==> flow/design.v <==
module normalizer(
				output reg [22:0] mantissa,
				output reg inc_exp,
				input clk,
				input [47:0] in,
				input resetn
				);
	always @(posedge clk or negedge resetn) begin
		if(!resetn) begin
					mantissa <= 23'b0;
					inc_exp <= 0;
					end
		else if(in[47]) begin
					mantissa <= in[46:24];
					inc_exp <= 1;
				end
		else if(in[46]) begin
					mantissa <= in[45:23];
					inc_exp <= 0;	
				end
	end
endmodule
Tool chain data of normalizer
The steps from the RTL of normalizer to its reports follow in flow order.
Line numbers count from 1 in the design file above.
Library cell names are shortened.
{"block": "design", "top": "normalizer", "clock": "clk", "lib": "sky130hd", "corner": "tt_025C_1v80"}

Word level
Source: Yosys, flattened and elaborated, memories not mapped. Widths are those after wreduce. Registers that Yosys merges into a memory's read port (data or address) are not register bits. Print and check cells do not count. Equal cells are merged and count once.
{"block": "bits", "wordCells": 7, "output_inout_bits": 24, "inputBits": 50, "reg_bits": 24}
{"block": "op_classes", "n_reduce_logical": 1, "mux": 4}
{"block": "ops", "op": "23-bit two-way mux", "n": 2}
{"block": "ops", "op": "2-bit nonzero test", "n": 1}
{"block": "ops", "op": "1-bit two-way mux", "n": 2}

Logic depth
Yosys ltp: most cells in a row. Word level: on the elaborated netlist, between registers, memories and ports. Mapped: between sequential cells and ports; inverters and the memories' decode and read muxes count.
{"block": "logic_depth", "ltp_word": 2, "ABC_AREA": 0, "ltp_mapped": 4, "mapped_depth_nobuf": 2}

Synthesis result
Yosys stat after the flow's synthesis: flattened, memories mapped to cells. It holds for the ABC_AREA given above (unset counts as 0); a run with the other value may have another netlist.
{"block": "by_type", "type": "dfrtp_1", "n": 24, "area_total_um2": 600.576}
{"block": "by_type", "type": "mux2i_1", "n": 22, "area_total_um2": 220.211}
{"block": "by_type", "type": "o21ai_1", "n": 17, "area_total_um2": 85.082}
{"block": "by_type", "type": "nand2_1", "n": 22, "area_total_um2": 82.579}
{"block": "by_type", "type": "buf_12", "n": 2, "area_total_um2": 40.038}
{"block": "by_type", "type": "o21ai_0", "n": 7, "area_total_um2": 35.034}
{"block": "by_type", "type": "buf_2", "n": 4, "area_total_um2": 20.019}
{"block": "by_type", "type": "buf_6", "n": 1, "area_total_um2": 11.261}
{"block": "by_type", "type": "a21o_1", "n": 1, "area_total_um2": 7.507}
{"block": "by_type", "type": "nand2b_1", "n": 1, "area_total_um2": 6.256}
{"block": "by_type", "type": "clkbuf_1", "n": 1, "area_total_um2": 3.754}
{"block": "by_type", "type": "inv_1", "n": 1, "area_total_um2": 3.754}
{"block": "mapped", "cells": 103, "synth_area_um2": 1116.1, "ff_cells": 24, "seq_area_um2": 600.6}

Path before layout
Source: OpenSTA report_checks on the synthesized netlist (no wires, ideal clock, input and output delay 20% of the period each), path of least setup slack; recovery checks are left aside. Register names are those of the netlist, which keeps one name where synthesis merged equal registers.
{"block": "synth_timing", "path_type": "input port to flip-flop", "from": "input in[46]", "to": "register mantissa[10]", "t_first_pin_ps": 187, "tclk_ps": 934, "in_delay_ps": 187, "path_delay_ps": 618, "arrival_time_ps": 682, "path_slack_ps": 129, "path_stages": 4, "setup_ps": 123, "synth_period_reached_ps": 805}
"path_delay_ps" is the arrival time less input delay plus setup time.
"path_stages": output pins that drive a net of the path, with the launching flip-flop's if there is one; two outputs of one cell count as two.
"synth_period_reached_ps" is the clock period less the worst setup slack; recovery checks do not enter. This is arithmetic on one report: input and output delays are still those of the set period (20% each).
Between the ends stands the longest chain of elaborated cells between them, by number of cells; it is not shown to be the way that was timed. Of several equally long chains one is given.
Each line given opens the expression or statement behind the cell; cells for indexed reads and writes are added by Yosys, which also makes memories of some case tables.
A register here has more assigning lines than the two given.
{"block": "synth_via", "cell_sequence": "buf_6 > buf_12 > mux2i_1 > o21ai_1", "elab_chain_cells": 2, "cone_cells": 3, "lines_between": 2, "classes_between": "mux: 2; reduce/logical: 1"}
{"block": "synth_rtl", "element": "from (decl)", "line": 5, "text": "input [47:0] in,"}
{"block": "synth_rtl", "element": "23-bit two-way mux", "line": 17, "text": "else if(in[46]) begin"}
{"block": "synth_rtl", "element": "23-bit two-way mux", "line": 13, "text": "else if(in[47]) begin"}
{"block": "synth_rtl", "element": "to (assign)", "line": 14, "text": "mantissa <= in[46:24];"}
{"block": "synth_rtl", "element": "to (assign)", "line": 18, "text": "mantissa <= in[45:23];"}
{"block": "synth_rtl", "element": "to (decl)", "line": 2, "text": "output reg [22:0] mantissa,"}

Worst path after layout
Path of least setup slack in the final report of entry A (OpenROAD, finished layout, wires in). Where an end is a register, its clock arrival counts in the times.
The report prints the path's times to 10 ps; the period is as set.
{"block": "layout_timing", "path_type": "flip-flop to output port", "from": "register mantissa[13]", "to": "output mantissa[13]", "arrival_time_ps": 800, "tclk_ps": 680, "path_slack_ps": -260, "path_stages": 2, "t_first_pin_ps": 260}
A register here has more assigning lines than the two given.
{"block": "layout_via", "cell_sequence": "dfrtp_1 > buf_2", "elab_chain_cells": 0, "cone_cells": 0, "lines_between": 0}
{"block": "layout_rtl", "element": "from (decl)", "line": 2, "text": "output reg [22:0] mantissa,"}
{"block": "layout_rtl", "element": "from (assign)", "line": 14, "text": "mantissa <= in[46:24];"}
{"block": "layout_rtl", "element": "from (assign)", "line": 18, "text": "mantissa <= in[45:23];"}
{"block": "layout_rtl", "element": "to (decl)", "line": 2}

Flow measurements of normalizer on sky130hd: 2 stored runs with different settings, listed in no order. Input and output delays are each 20% of the period that was set; the output load is 0.01 pF.
"achievedPeriod_ps" means the clock period less the worst setup slack. The figure is calculated, with input and output delays left at 20% of the set period.
"worst_path_allowed_less_slack_ps" = time allowed to the worst setup path (clock period - input delay - output delay, where it has them) - its slack; a late launch clock adds to it, a late capture clock takes from it.
By "power_uw" is meant OpenSTA's value without simulated activity: inputs other than the clock are taken to toggle once in ten clock periods, and the tool carries that through the logic.
"worst_path_allowed_less_slack_ps" is given in steps of 10 ps.

{"run": "entry A", "settings": { "period_ns": 0.68, "CORE_UTILIZATION": 36, "SETUP_SLACK_MARGIN": 0.11, "PLACE_DENSITY_LB_ADDON": 0.15, "HOLD_SLACK_MARGIN": 0.2, "CORE_ASPECT_RATIO": 0.75, "CTS_CLUSTER_DIAMETER": 69, "MIN_ROUTING_LAYER": "met1", "MAX_ROUTING_LAYER": "met4", "CAP_MARGIN": 20, "CORE_MARGIN": 2, "SLEW_MARGIN": 20 }, "results": { "achievedPeriod_ps": 936, "final_setup_tns_ps": -7080, "total_die_area_um2": 3566.4, "synth_area_um2": 1116.1, "layout_utilization_pct": 57.7, "power_uw": 3280, "worst_path_allowed_less_slack_ps": 800, "worst_path_kind": "flip-flop to output port", "finalCellArea_um2": 1706.6, "worstSetupSlack_ps": -256 }}
{"run": "entry B", "settings": { "period_ns": 1.44, "CAP_MARGIN": 20, "CORE_MARGIN": 2, "CORE_UTILIZATION": 40, "SLEW_MARGIN": 20 }, "results": { "achievedPeriod_ps": 1285, "final_setup_tns_ps": 0, "total_die_area_um2": 3228.5, "synth_area_um2": 1116.1, "layout_utilization_pct": 60.8, "power_uw": 1451, "worst_path_allowed_less_slack_ps": 1000, "worst_path_kind": "flip-flop to output port", "finalCellArea_um2": 1649.1, "worstSetupSlack_ps": 155 }}
